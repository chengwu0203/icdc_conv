==> flow/design.v <==
`timescale 1ns/10ps
module  CONV(
input		              clk,
input		              reset,
output reg	              busy,
input		              ready,
output reg 	      [11:0]  iaddr,
input  signed	  [19:0]  idata,
output reg         	      cwr,
output reg        [11:0]  caddr_wr,
output reg        [19:0]  cdata_wr,
output reg          	  crd,
output reg        [11:0]  caddr_rd,
input	          [19:0]  cdata_rd,
output reg	      [2:0]   csel
);
wire signed [19:0] Kernal [0:8];
wire signed [19:0] Bias;
assign Kernal[0] = 20'h0A89E;       
assign Kernal[1] = 20'h092D5;       
assign Kernal[2] = 20'h06D43;       
assign Kernal[3] = 20'h01004;       
assign Kernal[4] = 20'hF8F71;       
assign Kernal[5] = 20'hF6E54;       
assign Kernal[6] = 20'hFA6D7;       
assign Kernal[7] = 20'hFC834;       
assign Kernal[8] = 20'hFAC19;       
assign Bias      = 20'h01310;       
reg [3:0] cnt;
reg [5:0] pos_x, pos_y;
reg [6:0] pos_x_tmp, pos_y_tmp;
reg [4:0] new_x, new_y;
reg [19:0] cmp;
reg signed [39:0] tmp;
wire overflow;
assign overflow = pos_x_tmp[6] | pos_y_tmp[6];
reg [3:0] cs, ns;
parameter [3:0] IDLE                = 4'h0,
                OVERFLOW_JUDGMENT   = 4'h1,
                READ                = 4'h2,
                CONVOLUTION         = 4'h3,
                RELU                = 4'h4,
                LOAD_0              = 4'h5,
                LOAD_1              = 4'h6,
                LOAD_2              = 4'h7,
                LOAD_3              = 4'h8,
                DELAY               = 4'h9,
                MAX_POOLING         = 4'hA,
                DONE                = 4'hB;
always @(posedge clk or posedge reset)begin
    if(reset)begin
        cs <= IDLE;
    end
    else begin
        cs <= ns;
    end
end
always @(*)begin
    case(cs)
        IDLE:begin
            if(ready)                   ns <= OVERFLOW_JUDGMENT;
            else                        ns <= IDLE;
        end
        OVERFLOW_JUDGMENT:              ns <= READ;
        READ:                           ns <= CONVOLUTION;
        CONVOLUTION:begin
            if(cnt == 4'ha)             ns <= RELU;
            else                        ns <= OVERFLOW_JUDGMENT;
        end
        RELU:begin
            if((&pos_y) && (&pos_x))    ns <= LOAD_0;
            else                        ns <= OVERFLOW_JUDGMENT;
        end
        LOAD_0:                         ns <= LOAD_1;
        LOAD_1:                         ns <= LOAD_2;
        LOAD_2:                         ns <= LOAD_3;
        LOAD_3:                         ns <= DELAY;
        DELAY:                          ns <= MAX_POOLING;
        MAX_POOLING:begin
            if(new_y == 0 && new_x == 0)    ns <= DONE;
            else                        ns <= LOAD_0;
        end
        default:                        ns <= IDLE;
    endcase
end
always @(posedge clk or posedge reset)begin
    if(reset)begin
        cnt <= 4'h0;
    end
    else begin
        case(cs)
            CONVOLUTION:        cnt <= cnt + 4'h1;
            RELU:               cnt <= 4'h0;
        endcase
    end
end
always @(posedge clk or posedge reset)begin
    if(reset)begin
        {pos_y, pos_x} <= 12'h0;
    end
    else begin
        case(cs)
            IDLE:           {pos_y, pos_x} <= 12'h0;
            RELU:           {pos_y, pos_x} <= {pos_y, pos_x} + 12'h1;
        endcase
    end
end
always @(posedge clk or posedge reset)begin
    if(reset)begin
        {new_y, new_x} <= 10'h0;
    end
    else begin
        case(cs)
            IDLE:           {new_y, new_x} <= 10'h0;
            DELAY:          {new_y, new_x} <= {new_y, new_x} + 10'h1;
        endcase
    end
end
always @(posedge clk or posedge reset)begin
    if(reset)begin
        iaddr <= 12'h0;
    end
    else begin
        if(ns == READ)begin
            case(cnt)
                4'h0:  iaddr <= {pos_y - 6'h1, pos_x - 6'h1};
                4'h1:  iaddr <= {pos_y - 6'h1, pos_x       };
                4'h2:  iaddr <= {pos_y - 6'h1, pos_x + 6'h1};
                4'h3:  iaddr <= {pos_y       , pos_x - 6'h1};
                4'h4:  iaddr <= {pos_y       , pos_x       };
                4'h5:  iaddr <= {pos_y       , pos_x + 6'h1};
                4'h6:  iaddr <= {pos_y + 6'h1, pos_x - 6'h1};
                4'h7:  iaddr <= {pos_y + 6'h1, pos_x       };
                4'h8:  iaddr <= {pos_y + 6'h1, pos_x + 6'h1};
            endcase
        end
    end
end
always @(posedge clk or posedge reset)begin
    if(reset)begin
        pos_y_tmp <= 4'h0;
    end
    else begin
        if(cs == OVERFLOW_JUDGMENT)begin
            case(cnt)
                4'h0:       pos_y_tmp <= pos_y - 6'h1;
                4'h1:       pos_y_tmp <= pos_y - 6'h1;
                4'h2:       pos_y_tmp <= pos_y - 6'h1;
                4'h3:       pos_y_tmp <= pos_y       ;
                4'h4:       pos_y_tmp <= pos_y       ;
                4'h5:       pos_y_tmp <= pos_y       ;
                4'h6:       pos_y_tmp <= pos_y + 6'h1;
                4'h7:       pos_y_tmp <= pos_y + 6'h1;
                4'h8:       pos_y_tmp <= pos_y + 6'h1;
                default:    pos_y_tmp <= 4'h0;
            endcase
        end
    end
end
always @(posedge clk or posedge reset)begin
    if(reset)begin
        pos_x_tmp <= 4'h0;
    end
    else begin
        if(cs == OVERFLOW_JUDGMENT)begin
            case(cnt)
                4'h0:  pos_x_tmp <= pos_x - 6'h1;
                4'h1:  pos_x_tmp <= pos_x       ;
                4'h2:  pos_x_tmp <= pos_x + 6'h1;
                4'h3:  pos_x_tmp <= pos_x - 6'h1;
                4'h4:  pos_x_tmp <= pos_x       ;
                4'h5:  pos_x_tmp <= pos_x + 6'h1;
                4'h6:  pos_x_tmp <= pos_x - 6'h1;
                4'h7:  pos_x_tmp <= pos_x       ;
                4'h8:  pos_x_tmp <= pos_x + 6'h1;
                default:    pos_x_tmp <= 4'h0;
            endcase
        end
    end
end
always @(posedge clk or posedge reset)begin
    if(reset)begin
        tmp <= 40'h0;
    end
    else begin
        if(cs == CONVOLUTION)begin
            if(cnt < 4'h9)begin
                if(!overflow)begin
                    tmp <= tmp + (idata * Kernal[cnt]);
                end
                else begin
                    tmp <= tmp;
                end
            end
            else if(cnt == 4'h9)begin
                tmp <= tmp + ({Bias,16'h0});
            end
        end
        else if((cs == RELU)) begin
            tmp <= 0;
        end
    end
end
always @(posedge clk or posedge reset)begin
    if(reset)begin
        csel <= 3'h0;
    end
    else begin
        case(ns)
            RELU:           csel <= 3'h1;
            LOAD_0:         csel <= 3'h1;
            LOAD_1:         csel <= 3'h1;
            LOAD_2:         csel <= 3'h1;
            LOAD_3:         csel <= 3'h1;
            MAX_POOLING:    csel <= 3'h3;
            default:        csel <= 3'h0;
        endcase
    end
end
always @(posedge clk or posedge reset)begin
    if(reset)begin
        cwr <= 1'h0;
    end
    else begin
        case(ns)
            RELU:           cwr <= 1'h1;
            MAX_POOLING:    cwr <= 1'h1;
            default:        cwr <= 1'h0;
        endcase
    end
end
always @(posedge clk or posedge reset)begin
    if(reset)begin
        crd <= 1'h0;
    end
    else begin
        case(ns)
            LOAD_0:         crd <= 1'h1;
            LOAD_1:         crd <= 1'h1;
            LOAD_2:         crd <= 1'h1;
            LOAD_3:         crd <= 1'h1;
            default:        crd <= 1'h0;
        endcase
    end
end
always @(posedge clk or posedge reset)begin
    if(reset)begin
        caddr_rd <= 12'h0;
    end
    else begin
        case(ns)
            LOAD_0:         caddr_rd <= { {new_y, 1'h0},          {new_x, 1'h0}};
            LOAD_1:         caddr_rd <= { {new_y, 1'h0},         ({new_x, 1'h0} + 6'h1)};
            LOAD_2:         caddr_rd <= {({new_y, 1'h0} + 6'h1),  {new_x, 1'h0}};
            LOAD_3:         caddr_rd <= {({new_y, 1'h0} + 6'h1), ({new_x, 1'h0} + 6'h1)};
            default:        caddr_rd <= caddr_rd;
        endcase
    end
end
always @(posedge clk or posedge reset)begin
    if(reset)begin
        caddr_wr <= 12'h0;
    end
    else begin
        case(ns)
            RELU:           caddr_wr <= {pos_y, pos_x};
            MAX_POOLING:    caddr_wr <= {new_y, new_x};
            default:        caddr_wr <= caddr_wr;
        endcase
    end
end
always @(posedge clk or posedge reset)begin
    if(reset)begin
        cdata_wr <= 20'h0;
    end
    else begin
        case(ns)
            RELU:begin
                if(tmp[35])begin
                        cdata_wr <= 20'h0;
                end
                else begin
                        cdata_wr <= tmp[35:16] + tmp[15];
                end
            end
            MAX_POOLING:begin
                cdata_wr <= cmp;
            end
            default:    cdata_wr <= 20'h0;
        endcase
    end
end
always @(posedge clk or posedge reset)begin
    if(reset)begin
        cmp <= 20'h0;
    end
    else begin
        case(cs)
            LOAD_0:         cmp <= cdata_rd;
            LOAD_1, LOAD_2, LOAD_3:         cmp <= (cmp > cdata_rd) ? cmp : cdata_rd;
        endcase
    end
end
always @(posedge clk or posedge reset)begin
    if(reset)begin
        busy <= 1'h0;
    end
    else begin
        case(ns)
            OVERFLOW_JUDGMENT:  busy <= 1'h1;
            DONE:               busy <= 1'h0;
        endcase
    end
end
endmodule
# == From RTL to reports: CONV ==
# The steps from the RTL of CONV to its reports follow in flow order.
# Line numbers count from 1 in the design file above.
# Library cell names are shortened.
# A cell with n/a has no value.
# design
top,CONV
clk_port,clk
lib,sky130hd
corner,tt_025C_1v80

# == After elaboration ==
# Source: Yosys, flattened and elaborated, memories not mapped. Widths are those after wreduce. Registers that Yosys merges into a memory's read port (data or address) are not register bits. Print and check cells do not count.
# op_classes
muxes,32
n_mul,1
compare,2
reduce_and_logical,29
eq_ne,32
n_addsub,16
n_logic,1
# ops
op,count
20-bit by 20-bit multiplier with 40-bit output,1
40-bit two-way mux,5
20-bit case mux with 9-bit select,1
12-bit case mux with 9-bit select,1
20-bit two-way mux,5
20-bit case mux with 2-bit select,2
4-bit by 3-bit equality test with 1-bit output with constant B,12
12-bit case mux with 4-bit select,1
4-bit case mux with 11-bit select,1
7-bit case mux with 3-bit select,2
40-bit by 29-bit adder with 40-bit output with constant B,1
40-bit adder,1
4-bit equality test with constant B,9
6-bit by 1-bit adder with 6-bit output with constant B,4
12-bit case mux with 2-bit select,1
6-bit case mux with 2-bit select,2
3-bit OR reduction,7
20-bit by 1-bit adder with 20-bit output,1
20-bit greater-than comparator,1
4-bit by 2-bit equality test with 1-bit output with constant B,5
5-bit case mux with 2-bit select,2
6-bit by 1-bit adder with 7-bit output with constant B,2
6-bit by 1-bit subtractor with 7-bit output with constant B,2
12-bit by 1-bit adder with 12-bit output with constant B,1
2-bit nonzero test,6
4-bit by 1-bit equality test with 1-bit output with constant B,3
6-bit by 1-bit subtractor with 6-bit output with constant B,2
6-bit AND reduction,2
# Other operator kinds: 22; their cells: 30.
# bits
regBits,165
inputBits,43
out_inout_bits,62

# == Longest topological paths ==
# Longest topological path by Yosys (ltp), each cell counted once; first at word level (registers and memories cut), then after technology mapping (sequential cells cut; the memories' decode and read muxes count).
# logic_depth
word_depth,10
ABC_AREA,0
mapped_depth,36
depth_no_buf,32

# == After synthesis ==
# Source: synth_stat.txt of the flow (Yosys; design flattened, memories mapped). It holds for the ABC_AREA given above (unset counts as 0); a run with the other value may have another netlist.
# Totals and module areas in this step are rounded.
# synth_totals
cell_count,2708
ffs,157
seqArea_um2,3930
synth_area_um2,24300
buf_cells,121
# by_type
cell,count
fa_1,420
dfrtp_1,156
inv_1,663
ha_1,165
nand2_1,277
and2_1,124
o21ai_0,117
xnor2_1,53
a21oi_1,75
nor2_1,100
mux2_2,32
clkbuf_1,94
nor2b_1,49
a21o_1,37
xor2_1,25
a22o_1,22
nand3_1,28
nor3_1,26
# Other cell types: 64; their cells: 245.

# == Path before layout ==
# OpenSTA on the mapped netlist: ideal clock, no wires. The path of least setup slack (recovery checks aside). Input and output delay are each 20% of the period. Register names are those of the netlist, which keeps one name where synthesis merged equal registers.
# synth_path
path_type,in2reg
startpoint,in idata[19]
endpoint,reg tmp[35]
setup_slack_ns,2.329
path_delay_ns,6.792
required_ns,11.270
arrival_time_ns,8.942
n_path_buf,2
period_ns,11.4
driving_pins,25
in_delay_ns,2.280
synth_period_reached_ns,9.071
# "path_delay_ns" is the arrival time less input delay plus setup time.
# "driving_pins": output pins that drive a net of the path, with the launching flip-flop's if there is one; two outputs of one cell count as two.
# "synth_period_reached_ns" = period - worst setup slack (recovery checks aside). The figure is calculated, with input and output delays left at 20% of the set period.
# Between the ends stands the longest chain of elaborated cells between them, by number of cells; it is not shown to be the way that was timed. Of several equally long chains one is given.
# A line is the first line of the expression or statement that the cell stems from. Yosys adds cells for indexed reads and writes and turns some case tables into memories.
# A register here has more assigning lines than the two given.
# synth_between
path_cell_list,clkbuf_1 -> nand2_1 -> fa_1 -> inv_1 -> ha_1 -> inv_1 -> fa_1 -> inv_1 -> fa_1 -> fa_1 -> fa_1 -> inv_1 -> fa_1 -> inv_1 -> ha_1 -> clkbuf_1 -> a21o_1 -> a31o_2 -> a221oi_1 -> o211ai_1 -> o221ai_1 -> o31ai_2 -> a311oi_2 -> xnor2_1 -> o21ai_1
elab_chain_len,5
# synth_lines
element,line,rtl
from (decl),8,"input signed [19:0] idata,"
20-bit by 20-bit multiplier with 40-bit output,189,tmp <= tmp + (idata * Kernal[cnt]);
40-bit adder,189,
40-bit two-way mux,188,if(!overflow)begin
40-bit two-way mux,187,if(cnt < 4'h9)begin
40-bit two-way mux,186,if(cs == CONVOLUTION)begin
to (assign),189,
to (assign),192,tmp <= tmp;
to (decl),34,reg signed [39:0] tmp;

# == Timing after layout ==
# Path of least setup slack in the final report of stored run 1 (OpenROAD, finished layout, wires in). Where an end is a register, its clock arrival counts in the times.
# layout_path
path_type,in2reg
startpoint,in idata[19]
endpoint,reg tmp[35]
required_ns,14.02
n_path_buf,2
in_delay_ns,2.74
period_ns,13.7
arrival_time_ns,10.83
driving_pins,25
setup_slack_ns,3.19
# Between the ends stands the longest chain of elaborated cells between them, by number of cells; it is not shown to be the way that was timed. Of several equally long chains one is given.
# A register here has more assigning lines than the two given.
# layout_between
path_cell_list,clkdlybuf4s50_1 -> buf_4 -> nand2_1 -> inv_1 -> fa_1 -> fa_1 -> inv_1 -> fa_1 -> inv_1 -> fa_1 -> fa_1 -> fa_1 -> inv_1 -> fa_1 -> inv_1 -> ha_1 -> a21o_1 -> a31o_2 -> a221oi_1 -> o211ai_1 -> o221ai_1 -> o31ai_2 -> a311oi_2 -> xnor2_1 -> o21ai_1
elab_chain_len,5
# layout_lines
element,line,rtl
from (decl),8,"input signed [19:0] idata,"
20-bit by 20-bit multiplier with 40-bit output,189,tmp <= tmp + (idata * Kernal[cnt]);
40-bit adder,189,
40-bit two-way mux,188,if(!overflow)begin
40-bit two-way mux,187,if(cnt < 4'h9)begin
40-bit two-way mux,186,if(cs == CONVOLUTION)begin
to (assign),189,
to (assign),192,tmp <= tmp;
to (decl),34,reg signed [39:0] tmp;

# Stored flow runs of CONV (2 of them; Yosys, OpenROAD, sky130hd). They differ in their settings and are not a sequence. Constraints: input delay and output delay 20% of the set period each, output load 0.01 pF.
# "achieved_period_ns" = clock period - worst setup slack. The figure is calculated, with input and output delays left at 20% of the set period.
# By "worst_setup_path_time_ns" is meant the share of the clock period that the worst setup path is allowed (20% is reserved at inputs, 20% at outputs), minus its slack. Clock arrival times at its registers enter into it.
# The results are shown rounded.
# A setting shown as . is not set for that run.
name,stored run 1,stored run 2
period_ns,13.7,6.84
CORE_UTILIZATION,20,60
PLACE_DENSITY_LB_ADDON,0.18,.
CORE_MARGIN,4,5
TNS_END_PERCENT,95,.
CTS_CLUSTER_SIZE,69,.
CTS_CLUSTER_DIAMETER,254,261
MIN_ROUTING_LAYER,met1,.
CAP_MARGIN,20,20
SLEW_MARGIN,20,20
HOLD_SLACK_MARGIN,.,0.0
CORE_ASPECT_RATIO,.,1.88
CELL_PAD_IN_SITES_GLOBAL_PLACEMENT,.,1
GPL_ROUTABILITY_DRIVEN,.,0
worst_setup_slack_ns,3.19,-0.958
utilization_pct,23.0,74.4
worst_setup_path_time_ns,7.77,7.80
critical_path_kind,in2reg,reg2reg
die_um2,127000,44800
achieved_period_ns,10.509,7.798
synthesis_area_um2,24300,24300
hold_worst_slack_ns,0.410,0.426
